==> flow/design.v <==
module dlx_control (
    input clk,
    input reset,
    input step_en,
    input busy,
    input [31:0] data_in,
    output gpr_we,
    output reg mr,
    output reg mw,
    output reg [2:0] sm_state,
    output reg [4:0] reg_address,
    output reg [9:0] pc,
    output [15:0] memory_address
);
    localparam INIT = 3'h0;
    localparam FETCH = 3'h1;
    localparam DECODE = 3'h2;
    localparam LOAD = 3'h3;
    localparam STORE = 3'h4;
    localparam WRITEBACK = 3'h5;
    localparam HALT = 3'h6;
    localparam INST_LW = 6'b100011;
    localparam INST_SW = 6'b101011;
    reg [31:0] instruction;
    reg [5:0] opcode;
    initial begin 
        instruction = 0;
        sm_state = INIT;
        mr = 0;
        mw = 0;
        reg_address = 0;
        pc = 0;
    end    
    always @ (posedge clk or posedge reset) begin 
        if (reset) begin 
            sm_state <= INIT;
            mr <= 0;
            mw <= 0;
            pc <= 0;
            instruction <= 0;
        end
        else begin 
            if (sm_state == INIT && step_en) begin
                sm_state <= FETCH;
                mr <= 1;
            end
            else if (sm_state == FETCH && ~busy) begin
                instruction <= data_in;
                sm_state <= DECODE;
                mr <= 0;
                opcode <= data_in[31:26];
                reg_address <= data_in[20:16];
                pc <= pc + 1;
            end
            else if (sm_state == DECODE && opcode == INST_LW) begin
                sm_state <= LOAD;
                mr <= 1;
            end
            else if(sm_state == LOAD && !busy) begin
                sm_state <= WRITEBACK;
                mr <= 0;
            end
            else if(sm_state == DECODE && opcode == INST_SW) begin
                sm_state <= STORE;
                mw <= 1;
            end
            else if(sm_state == DECODE) begin
                sm_state <= HALT;
                mw <= 0;
                mr <= 0;
            end
            else if(sm_state == STORE && !busy) begin
                sm_state <= INIT;
                mw <= 0;
            end
            if(sm_state == WRITEBACK && ~step_en) begin 
                sm_state <= INIT;
                mr <= 0;
                mw <= 0;          
            end
        end    
    end
    assign memory_address = (sm_state == FETCH) ? {6'b0, pc} : instruction[15:0];
    assign gpr_we = !busy && (sm_state == LOAD); 
endmodule   
# Tool chain data of dlx_control
# The steps from the RTL of dlx_control to its reports follow in flow order.
# Line numbers count from 1 in the design file above.
# Operators: Yosys type, input widths -> output width; for muxes data width and select width s.
# Library cell names are shortened.
# Not given: --
[design] design="dlx_control" clock="clk" lib="sky130hd" corner="tt_025C_1v80"

# Word-level counts
# Source: Yosys, flattened and elaborated, memories not mapped. Widths are those after wreduce. Registers that Yosys merges into a memory's read port (data or address) are not register bits. Print and check cells do not count. Equal cells are merged and count once.
[bits] ff_bits=42 in_bits=36 output_inout_bits=37 wordCells=64
[op_classes] n_addsub=1 eq_ne=12 n_mux=24 n_logic=4 n_reduce_logical=16
[ops] cell="$mux 3" n=8
[ops] cell="$mux 16" n=1
[ops] cell="$mux 1" n=15
[ops] cell="$eq 6x6->1 const B" n=2
[ops] cell="$add 10x1->10 const B" n=1
[ops] cell="$reduce_bool 8->1" n=1
[ops] cell="$logic_and 1x1->1" n=7
[ops] cell="$ne 2x1->1 const B" n=3
[ops] cell="$eq 3x2->1 const B" n=2
[ops] cell="$eq 3x3->1 const B" n=2
[ops] cell="$ne 6x4->1 const B" n=1
[ops] cell="$reduce_bool 6->1" n=1
[ops] cell="$reduce_and 5->1" n=1
[ops] cell="$not 1->1" n=4
[ops] cell="$reduce_and 2->1" n=2
[ops] cell="$reduce_bool 4->1" n=1
[ops] cell="$eq 3x1->1 const B" n=1
[ops] cell="$logic_not 3->1" n=1
[ops] cell="$reduce_and 3->1" n=1
[ops] cell="$ne 2x2->1 const B" n=1
[ops] cell="$logic_not 1->1" n=1

# Logic depth
# Depth = most cells in a row (Yosys ltp): at word level without a register or memory, in the mapped netlist without a sequential cell, where the memories' decode and read muxes count.
[logic_depth] word_depth=10 abc_area=0 mapped_depth=5 ltp_nobuf=4

# Mapped cells and area
# Yosys stat after the flow's synthesis: flattened, memories mapped to cells. It holds for the ABC_AREA given above (unset counts as 0); a run with the other value may have another netlist.
# The area totals of this step are shown rounded.
[synth_totals] cell_count=140 mapped_area_um2=1900 sequential_area_um2=1110 flip_flops=42 n_buf=7
[by_type] cell_type="dfrtp_1" n=31 area_total_um2=775.744
[by_type] cell_type="edfxtp_1" n=11 area_total_um2=330.317
[by_type] cell_type="mux2_2" n=27 area_total_um2=304.042
[by_type] cell_type="xnor2_1" n=8 area_total_um2=70.067
[by_type] cell_type="nor2b_1" n=7 area_total_um2=43.792
[by_type] cell_type="nor3_1" n=5 area_total_um2=25.024
[by_type] cell_type="nor4b_4" n=1 area_total_um2=23.773
[by_type] cell_type="nand4_1" n=3 area_total_um2=18.768
[by_type] cell_type="buf_2" n=3 area_total_um2=15.014
[by_type] cell_type="buf_4" n=2 area_total_um2=15.014
[by_type] cell_type="nand2_1" n=4 area_total_um2=15.014
[by_type] cell_type="nand3_1" n=3 area_total_um2=15.014
[by_type] cell_type="nand3b_1" n=2 area_total_um2=15.014
[by_type] cell_type="nor2_1" n=4 area_total_um2=15.014
[by_type] cell_type="a31oi_1" n=2 area_total_um2=12.512
[by_type] cell_type="and2_1" n=2 area_total_um2=12.512
[by_type] cell_type="ha_1" n=1 area_total_um2=12.512
[by_type] cell_type="buf_6" n=1 area_total_um2=11.261
# Other cell types: 20; their cells: 23.

# Timing after synthesis
# Source: OpenSTA report_checks on the synthesized netlist (no wires, ideal clock, input and output delay 20% of the period each), path of least setup slack; recovery checks are left aside. Register names are those of the netlist, which keeps one name where synthesis merged equal registers.
[synth_path] kind="flip-flop to output port" startpoint="reg sm_state[0]" endpoint="out memory_address[6]" tclk_ps=3260 output_delay_ps=652 launch_ps=0 t_arrival_ps=1587 required_ps=2608 slack_ps=1021 path_delay_ps=1587 path_stages=6 n_path_buf=2 period_less_setup_slack_ps=2239
# "path_delay_ps" is the arrival time less input delay plus setup time.
# A path that ends at an output port has no setup time.
# "path_stages": output pins that drive a net of the path, with the launching flip-flop's if there is one; two outputs of one cell count as two.
# "period_less_setup_slack_ps" = period - worst setup slack (recovery checks aside). The figure is calculated, with input and output delays left at 20% of the set period.
# Between the ends stands the longest chain of elaborated cells between them, by number of cells; it is not shown to be the way that was timed. Of several equally long chains one is given.
# A line is the first line of the expression or statement that the cell stems from. Yosys adds cells for indexed reads and writes and turns some case tables into memories.
# A register here has more assigning lines than the two given.
[synth_via] cell_sequence="dfrtp_1 -> buf_4 -> inv_1 -> nor3_2 -> buf_4 -> mux2_2" elab_chain_cells=2 cells_between=2 cone_classes="eq/ne (1); mux (1)"
[synth_lines] item="from (decl)" line_no=10 rtl="output reg [2:0] sm_state,"
[synth_lines] item="from (assign)" line_no=36 rtl="sm_state <= INIT;"
[synth_lines] item="from (assign)" line_no=44 rtl="sm_state <= FETCH;"
[synth_lines] item="$eq 3x1->1" line_no=83 rtl="assign memory_address = (sm_state == FETCH) ? {6'b0, pc} : instruction[15:0];"
[synth_lines] item="$mux 16" line_no=83
[synth_lines] item="to (decl)" line_no=13 rtl="output [15:0] memory_address"

# Timing after layout
# Path of least setup slack in the final report of run 2 (OpenROAD, finished layout, wires in). Where an end is a register, its clock arrival counts in the times.
# The report prints the path's times to 10 ps; the period is as set.
[layout_path] kind="flip-flop to output port" startpoint="reg sm_state[0]" endpoint="out memory_address[5]" tclk_ps=3620 output_delay_ps=720 launch_ps=290 t_arrival_ps=2590 required_ps=2900 slack_ps=310 path_stages=6 n_path_buf=2
# Between the ends stands the longest chain of elaborated cells between them, by number of cells; it is not shown to be the way that was timed. Of several equally long chains one is given.
# A register here has more assigning lines than the two given.
[layout_via] cell_sequence="dfrtp_1 -> inv_1 -> nor3_2 -> buf_4 -> mux2_2 -> clkdlybuf4s50_1" elab_chain_cells=2 cells_between=2 cone_classes="eq/ne (1); mux (1)"
[layout_lines] item="from (decl)" line_no=10 rtl="output reg [2:0] sm_state,"
[layout_lines] item="from (assign)" line_no=36 rtl="sm_state <= INIT;"
[layout_lines] item="from (assign)" line_no=44 rtl="sm_state <= FETCH;"
[layout_lines] item="$eq 3x1->1" line_no=83 rtl="assign memory_address = (sm_state == FETCH) ? {6'b0, pc} : instruction[15:0];"
[layout_lines] item="$mux 16" line_no=83
[layout_lines] item="to (decl)" line_no=13 rtl="output [15:0] memory_address"

Top module dlx_control; platform sky130hd; tools Yosys and OpenROAD; 2 stored runs in no particular order. Input and output delays are each 20% of the period that was set; the output load is 0.01 pF.
"worst setup path time" is the time allowed to the run's worst setup path (the clock period less input and output delay, where it has them) less its slack. Clock arrival times count: a late capture clock shortens it, a late launch clock lengthens it.
"power" is the tool's figure for a default switching activity; nothing was simulated.
"worst setup path time" is given in steps of 10 ps.
The measured numbers are rounded.
[run 1] settings: period_ns=3.87, CORE_UTILIZATION=72, SETUP_SLACK_MARGIN=0.21, CORE_MARGIN=3, CELL_PAD_IN_SITES_GLOBAL_PLACEMENT=0, TNS_END_PERCENT=20, CTS_CLUSTER_SIZE=34, CTS_CLUSTER_DIAMETER=347, CAP_MARGIN=0, MAX_ROUTING_LAYER=met5, SLEW_MARGIN=20
[run 1] result: did not finish, placement stopped with GPL-0301
[run 2] settings: period_ns=3.62, CAP_MARGIN=20, CORE_MARGIN=2, CORE_UTILIZATION=40, SLEW_MARGIN=20
[run 2] result: chip area after synthesis (Yosys) 1900 um2, die area 5310 um2, utilization 58.3%, worst setup slack after layout 311 ps, worst hold slack 502 ps, power 1490 uW, worst setup path time 2590 ps, worst setup path kind flip-flop to output port
